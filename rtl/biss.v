==> flow/design.v <==
module biss
(
    input       clk         ,    
    input       rx          ,    
    input       rst         ,    
    input       verify_rx   ,    
    output  reg syn_biss_clk         
);
reg [35:0]      txdata          ;  
reg [2:0]       read_data_state ;  
localparam  rest_state          = 0 ;  
localparam  encoder_ready_ok    = 1 ;  
localparam  syn_clk             = 2 ;  
localparam  rxdata_state        = 3 ;  
reg         rx_d0   ;    
reg         rx_d1   ;    
reg         rx_negedge;  
reg         rx_d2   ;    
reg         rx_d3   ;    
reg         rx_posedge;  
always @(posedge clk or negedge rst )  
begin
    if (rst == 1'b0)
        begin
            rx_d0 <= 1'b0;       
            rx_d1 <= 1'b0;       
            rx_negedge <= 1'b0;  
            rx_d2 <= 1'b0 ;      
            rx_d3 <= 1'b0 ;      
            rx_posedge <= 1'b0;  
        end
    else if (read_data_state == rxdata_state)   
        begin
            rx_d0 <= 1'b0;       
            rx_d1 <= 1'b0;       
            rx_negedge <= 1'b0;  
            rx_d2 <= 1'b0 ;      
            rx_d3 <= 1'b0 ;      
            rx_posedge <= 1'b0;  
        end
    else if (read_data_state == encoder_ready_ok)  
        begin
            rx_d0   <= rx ;   
            rx_d1   <= rx_d0    ;  
            rx_negedge <= rx_d1 && ~rx_d0;  
            rx_posedge <= 1'b0;
        end
    else if (read_data_state == syn_clk)  
        begin
            rx_d2   <= rx ;  
            rx_d3   <= rx_d2;  
            rx_posedge <= ~rx_d3 && rx_d2   ;
            rx_negedge  <= 1'b0;
        end
end
reg [7:0]   ready_ok_cont   ;
reg [7:0]   syn_clk_cont    ;
reg [7:0]   clk_cnt         ;    
always @ (posedge clk or negedge rst)
begin
    if (rst == 1'b0)
    begin
        ready_ok_cont <= 8'd0;
        syn_clk_cont  <= 8'd0;
        clk_cnt       <= 8'd0;
    end
    else if (read_data_state == rest_state)
        begin
            syn_biss_clk    <= 1'b1;     
            clk_cnt         <= 8'd0;
            ready_ok_cont   <= 8'd0;
            syn_clk_cont    <= 8'd0;
        end
    else if (read_data_state == encoder_ready_ok)
    begin   
        if (ready_ok_cont <= 8'd24)  
        begin
            syn_biss_clk    <= 1'b0;  
            ready_ok_cont   <= ready_ok_cont + 8'd1;
        end
        else if (ready_ok_cont < 8'd49)
        begin
            syn_biss_clk    <= 1'b1;  
            ready_ok_cont   <= ready_ok_cont + 8'd1;
        end
        else if (ready_ok_cont == 8'd49)    
        begin
            syn_biss_clk    <= 1'b1;
            ready_ok_cont   <= 8'd0;
        end
    end
    else if (read_data_state == syn_clk)
    begin
        if (rx_posedge == 1'b1)  
        begin
            syn_biss_clk    <= 1'b0;
        end
        else if (syn_clk_cont <= 8'd24)
        begin
             syn_biss_clk   <= 1'b1;
             syn_clk_cont   <= syn_clk_cont + 1'd1;
        end
        else if (syn_clk_cont < 8'd49)
        begin
            syn_biss_clk    <= 1'b0;
            syn_clk_cont    <= syn_clk_cont + 8'd1;
        end
        else if (syn_clk_cont == 8'd49)
        begin
            syn_biss_clk    <= 1'b0;
            syn_clk_cont    <= 8'd0;
        end
    end
    else if (read_data_state == rxdata_state)  
    begin
        if (clk_cnt < 8'd24)  
        begin
            clk_cnt <= clk_cnt + 8'd1;
            syn_biss_clk    <= 1'b1;
        end        
        else if (clk_cnt < 8'd49)
        begin
            clk_cnt <= clk_cnt + 8'd1;
            syn_biss_clk    <= 1'b0;
        end
        else if (clk_cnt == 8'd49)
        begin
            clk_cnt <= clk_cnt + 8'd1;
            syn_biss_clk    <= ~syn_biss_clk;  
        end
    end
end
reg [5:0] cont_data ;  
reg con_digital49   ;  
always @ (posedge clk or negedge rst)
begin
    if (rst == 1'b0)
    begin
        read_data_state <= rest_state   ;  
        txdata          <= 36'b0;
        cont_data       <= 6'd0;
        con_digital49   <= 1'b0;
    end
    else if (verify_rx == 1'b1)
    begin
        case (read_data_state)
        rest_state:  
        begin
            if (rx == 1'b1)
            begin
                read_data_state <= encoder_ready_ok;
            end
        end
        encoder_ready_ok:  
        begin
            txdata  <= 36'd0;
            cont_data   <= 6'd0;
            con_digital49   <=1'b0;
            if (rx_negedge == 1'b1)  
            begin
                read_data_state <= syn_clk;
            end
        end
        syn_clk:     
        begin
            if (rx_posedge == 1'b1)
            begin
                read_data_state <= rxdata_state;
            end
        end
        rxdata_state:  
        begin
            if ( (syn_biss_clk == 1'b1) && (cont_data < 6'd36) && (con_digital49 == 1'b0))
             begin
                txdata[cont_data] <= rx ;
                cont_data <= cont_data + 6'd1;
                con_digital49 <= con_digital49 + 1'b1;
             end
            else if ((syn_biss_clk == 1'b1) && cont_data == 6'd36 && con_digital49 == 1'b0)
                begin
                    read_data_state <= rest_state;  
                    con_digital49 <= con_digital49 + 1'b1;
                end
            else 
                begin
                    if (syn_biss_clk == 1'b0)
                        begin
                            con_digital49 <= 1'b0;
                        end
                end
        end
        default : read_data_state <= rest_state ;  
        endcase
    end
end
reg         right_txdata;    
reg [6:0]   crc_divisor ;   
reg [6:0]   waiting_xor ;    
reg         yes_move    ;    
reg         crc_ok      ;   
reg [7:0]   cont_txdata ;    
always @ (posedge clk or negedge rst)
begin
    if (rst == 1'b0) 
    begin
        right_txdata <= 1'b0;
        crc_divisor <=  7'b1000011;  
        waiting_xor <=  7'b0;        
        cont_txdata <=  7'd0;        
        yes_move    <=  1'b0;        
        crc_ok      <=  1'b0;        
    end
    else if (read_data_state == syn_clk)  
    begin
        right_txdata    <= 1'b0;    
        crc_divisor     <= 7'b1000011;   
        waiting_xor     <= 7'b0;         
        cont_txdata     <= 7'd0;     
        yes_move        <= 1'b0;     
        crc_ok          <= 1'b0;    
    end
    else if (cont_data == 6'd36 && crc_ok == 1'b0 )  
    begin
        if (cont_txdata == 7'd0)
        begin
            waiting_xor <= {txdata[2],txdata[3],txdata[4],txdata[5],txdata[6],txdata[7],txdata[8]};
        cont_txdata <= cont_txdata  + 7'd9;
        end
        else if (yes_move == 1'b1)
        begin
            yes_move <= 1'b0;
            if (cont_txdata <= 7'd36)
            begin
                waiting_xor[0] <= txdata[cont_txdata - 7'd1];  
            end
        end
        else if (waiting_xor < 7'b1000000 && cont_txdata <= 7'd35)
        begin
            waiting_xor <= waiting_xor << 1 ; 
            cont_txdata <= cont_txdata + 7'd1 ;  
            yes_move    <= 1'b1;
        end
        else if (waiting_xor > 7'b1000000 || cont_txdata == 7'd36)
        begin
            waiting_xor <= waiting_xor ^ crc_divisor ;  
            if (cont_txdata == 7'd36)
                begin
                    crc_ok <= 1'b1;  
                end
        end
    end
    else if (crc_ok == 1'b1)
        begin
            if (waiting_xor == 7'b0)
            begin
                right_txdata <= 1'b1;
            end
            else 
            begin
                right_txdata <= 1'b0;
            end
        end
end
reg [5:0] con_right_data    ;
always @(posedge clk or negedge rst)
begin
    if (rst == 1'b0)
        begin
            right_txdata <= 1'b0;
            con_right_data <= 26'b0;
        end
    else if (right_txdata == 1'b1)
        begin
            con_right_data <= txdata[27:2];
        end
end
endmodule
* Step by step through the tools: biss
Tool output for the design above, in the order of the flow. Lines are those of the file above, counted from 1. Library cell names are shortened. The mark n/a stands for no value.
Inputs: top biss, clock clk, library sky130hd, corner tt_025C_1v80

* After elaboration
Yosys after proc, flatten, opt, wreduce and memory -nomap, before mapping. Memory bits, and registers merged into a memory's read port (data or address), are not among the register bits. Print and check cells are not counted.
Bit counts: register bits after elaboration 41, input port bits 4, output and inout port bits 1, word-level cells 136
Operators by class: bitwise gates (word level) 4, muxes and demuxes 60, add/sub/neg operators 6, reduce/logical cells 26, $lt $le $gt $ge 7, eq/ne operators 20
Operator list (number):
- 8-bit 2-to-1 mux | 19
- 8-bit by 1-bit adder with 8-bit output (second input constant) | 4
- 1-bit 2-to-1 mux | 32
- 8-bit by 6-bit less-than comparator with 1-bit output (second input constant) | 3
- 8-bit by 6-bit == test with 1-bit output (second input constant) | 3
- 4-bit nonzero test | 4
- 8-bit by 5-bit <= comparator with 1-bit output (second input constant) | 2
- 3-bit 2-to-1 mux | 5
- 2-bit inequality test (second input constant) | 7
- 6-bit case mux with 2-bit select | 1
- 3-bit case mux with 4-bit select | 1
- 2-bit nonzero test | 5
- 4-bit AND reduction | 2
- 8-bit by 5-bit less-than comparator with 1-bit output (second input constant) | 1
- 7-bit by 5-bit inequality test with 1-bit output (second input constant) | 1
- 1-bit logical AND | 6
- 2-bit by 1-bit inequality test with 1-bit output (second input constant) | 3
- 3-bit by 2-bit == test with 1-bit output (second input constant) | 2
- 3-bit AND reduction | 2
- 6-bit by 1-bit adder with 6-bit output (second input constant) | 1
- 6-bit less-than comparator (second input constant) | 1
- 6-bit == test (second input constant) | 1
- 6-bit AND reduction | 1
- 6-bit nonzero test | 1
- 6-bit 2-to-1 mux | 1
- 5-bit by 4-bit inequality test with 1-bit output (second input constant) | 1
- 5-bit AND reduction | 1
- 1-bit inverter | 4
Not listed: further kinds 7, cells in them 8.

* Longest topological paths
Depth = most cells in a row (Yosys ltp): at word level without a register or memory, in the mapped netlist without a sequential cell, where the memories' decode and read muxes count.
Logic depth: depth after elaboration 8, ABC_AREA 0, depth in mapped cells 8, gate-level depth less buffers 7

* After synthesis
The flow's flattened synthesis, as Yosys stat reports it; memories are mapped. The netlist is that of the ABC_AREA named above (0 if unset); the other value can give another one.
Cell types:
- dfrtp_1 | number 40, total area 1000.96 um^2
- ha_1 | number 13, total area 162.656 um^2
- nor2_1 | number 28, total area 105.101 um^2
- nand2_1 | number 25, total area 93.84 um^2
- o21ai_0 | number 17, total area 85.082 um^2
- nor2b_1 | number 11, total area 68.816 um^2
- mux2i_1 | number 6, total area 60.058 um^2
- inv_1 | number 14, total area 52.55 um^2
- nand3_1 | number 9, total area 45.043 um^2
- nand2b_1 | number 7, total area 43.792 um^2
- xnor2_1 | number 5, total area 43.792 um^2
- nor3_1 | number 8, total area 40.038 um^2
- o22a_1 | number 4, total area 35.034 um^2
- clkbuf_1 | number 8, total area 30.029 um^2
- edfxtp_1 | number 1, total area 30.029 um^2
- o31ai_1 | number 4, total area 30.029 um^2
- a2111oi_4 | number 1, total area 27.526 um^2
- dfstp_2 | number 1, total area 26.275 um^2
Other cell types: 30; their cells: 49.
Synthesis totals: flip-flops 42, chip area (Yosys) 2356.0 um^2, buffer cells 10, cell count 251

* Worst setup path after synthesis
OpenSTA on the mapped netlist: ideal clock, no wires. The path of least setup slack (recovery checks aside). Input and output delay are each 20% of the period. Register names are those of the netlist, which keeps one name where synthesis merged equal registers.
Timing path after synthesis: kind reg2reg, start register clk_cnt[0], end register clk_cnt[1], arrival 1701 ps, path delay 1833 ps, path buffers 0, slack 417 ps, data required time 2118 ps, stages on the path 8, launch time at the first pin 0 ps, setup time 132 ps, clock period 2250 ps, synthesis period reached 1833 ps
"path delay" = arrival - input delay + setup time. "stages on the path": output pins that drive a net of the path, with the launching flip-flop's if there is one; two outputs of one cell count as two. "synthesis period reached" is the clock period less the worst setup slack; recovery checks do not enter. This is arithmetic on one report: input and output delays are still those of the set period (20% each). Between the ends stands the longest chain of elaborated cells between them, by number of cells; it is not shown to be the way that was timed. Of several equally long chains one is given. A line is the first line of the expression or statement that the cell stems from. Yosys adds cells for indexed reads and writes and turns some case tables into memories. At most two assigning lines are given for a register; there are more.
On the way, after synthesis: cell sequence dfrtp_1 inv_1 ha_1 nor2_1 o311a_1 or4_4 mux2i_1 nor2_1, cells in the longest elaborated chain 8, elaborated cells on any way between the ends 13, those cells by class 1 x add/sub; 2 x compare; 1 x eq/ne; 7 x mux; 2 x reduce/logical
RTL lines, path after synthesis:
- from (decl) | line 58 | reg [7:0]   clk_cnt         ;
- from (assign) | line 118 | clk_cnt <= clk_cnt + 8'd1;
- from (assign) | line 123 | clk_cnt <= clk_cnt + 8'd1;
- 8-bit by 1-bit adder with 8-bit output | line 128 | clk_cnt <= clk_cnt + 8'd1;
- 8-bit 2-to-1 mux | line 126 | else if (clk_cnt == 8'd49)
- 8-bit 2-to-1 mux | line 121 | else if (clk_cnt < 8'd49)
- 8-bit 2-to-1 mux | line 116 | if (clk_cnt < 8'd24)
- 8-bit 2-to-1 mux | line 114 | else if (read_data_state == rxdata_state)
- 8-bit 2-to-1 mux | line 92 | else if (read_data_state == syn_clk)
- 8-bit 2-to-1 mux | line 74 | else if (read_data_state == encoder_ready_ok)
- 8-bit 2-to-1 mux | line 67 | else if (read_data_state == rest_state)
- to (assign) | line 118
- to (assign) | line 123
- to (decl) | line 58

* Worst path after layout
Path of least setup slack in the final report of flow run 1 (OpenROAD, finished layout, wires in). Where an end is a register, its clock arrival counts in the times. The path's times are printed in steps of 10 ps; the period is the one set.
Timing path post-layout: kind reg2reg, start register clk_cnt[0], end register clk_cnt[1], data required time 3020 ps, clock period 2850 ps, slack 870 ps, path buffers 0, launch time at the first pin 290 ps, stages on the path 8, arrival 2150 ps, setup time 120 ps
Between the ends stands the longest chain of elaborated cells between them, by number of cells; it is not shown to be the way that was timed. Of several equally long chains one is given. At most two assigning lines are given for a register; there are more.
On the way, post-layout: cell sequence dfrtp_1 inv_1 ha_1 nor2_1 o311a_1 or4_4 mux2i_1 nor2_1, cells in the longest elaborated chain 8, elaborated cells on any way between the ends 13, those cells by class 1 x add/sub; 2 x compare; 1 x eq/ne; 7 x mux; 2 x reduce/logical
RTL lines, path post-layout:
- from (decl) | line 58 | reg [7:0]   clk_cnt         ;
- from (assign) | line 118 | clk_cnt <= clk_cnt + 8'd1;
- from (assign) | line 123 | clk_cnt <= clk_cnt + 8'd1;
- 8-bit by 1-bit adder with 8-bit output | line 128 | clk_cnt <= clk_cnt + 8'd1;
- 8-bit 2-to-1 mux | line 126 | else if (clk_cnt == 8'd49)
- 8-bit 2-to-1 mux | line 121 | else if (clk_cnt < 8'd49)
- 8-bit 2-to-1 mux | line 116 | if (clk_cnt < 8'd24)
- 8-bit 2-to-1 mux | line 114 | else if (read_data_state == rxdata_state)
- 8-bit 2-to-1 mux | line 92 | else if (read_data_state == syn_clk)
- 8-bit 2-to-1 mux | line 74 | else if (read_data_state == encoder_ready_ok)
- 8-bit 2-to-1 mux | line 67 | else if (read_data_state == rest_state)
- to (assign) | line 118
- to (assign) | line 123
- to (decl) | line 58

## Implementation results

Measured results for biss: 2 stored runs of the Yosys and OpenROAD flow on sky130hd. The settings differ; the order carries no meaning. The constraints put input and output delay at 20% of the set period each and load the outputs with 0.01 pF.
"clock period reached" is the run's clock period less its worst setup slack. It is reckoned from that one timing run; input and output delays stay at 20% of the period that was set.
"critical setup path time" is the time allowed to the run's worst setup path (the clock period less input and output delay, where it has them) less its slack. Clock arrival times count: a late capture clock shortens it, a late launch clock lengthens it.
"power consumption" rests on the timing tool's default activity at the inputs, not on a simulated workload.
"critical setup path time" is known to 10 ps.

* Flow run 1 | settings: period_ns 2.85; CORE_UTILIZATION 50; CORE_ASPECT_RATIO 0.51; CORE_MARGIN 9; CELL_PAD_IN_SITES_GLOBAL_PLACEMENT 0; ABC_AREA 0; GPL_ROUTABILITY_DRIVEN 1; CTS_CLUSTER_SIZE 28; SLEW_MARGIN 5; MAX_ROUTING_LAYER met5; CAP_MARGIN 20 | results: Yosys chip area after synthesis 2356.0 um^2; area inside the die boundary 7648.3 um^2; standard-cell area after layout 2547.4 um^2; utilization of the finished layout 57.6%; worst setup slack after layout 866 ps; total negative setup slack 0 ps; power consumption 1.266 mW; clock period reached 1984 ps; critical setup path time 1980 ps; worst setup path kind reg2reg
* Flow run 2 | settings: period_ns 2.94; CAP_MARGIN 20; CORE_MARGIN 2; CORE_UTILIZATION 40; SLEW_MARGIN 20 | results: Yosys chip area after synthesis 2356.0 um^2; area inside the die boundary 6519.8 um^2; standard-cell area after layout 2566.2 um^2; utilization of the finished layout 45.8%; worst setup slack after layout 961 ps; total negative setup slack 0 ps; power consumption 1.224 mW; clock period reached 1979 ps; critical setup path time 1980 ps; worst setup path kind reg2reg
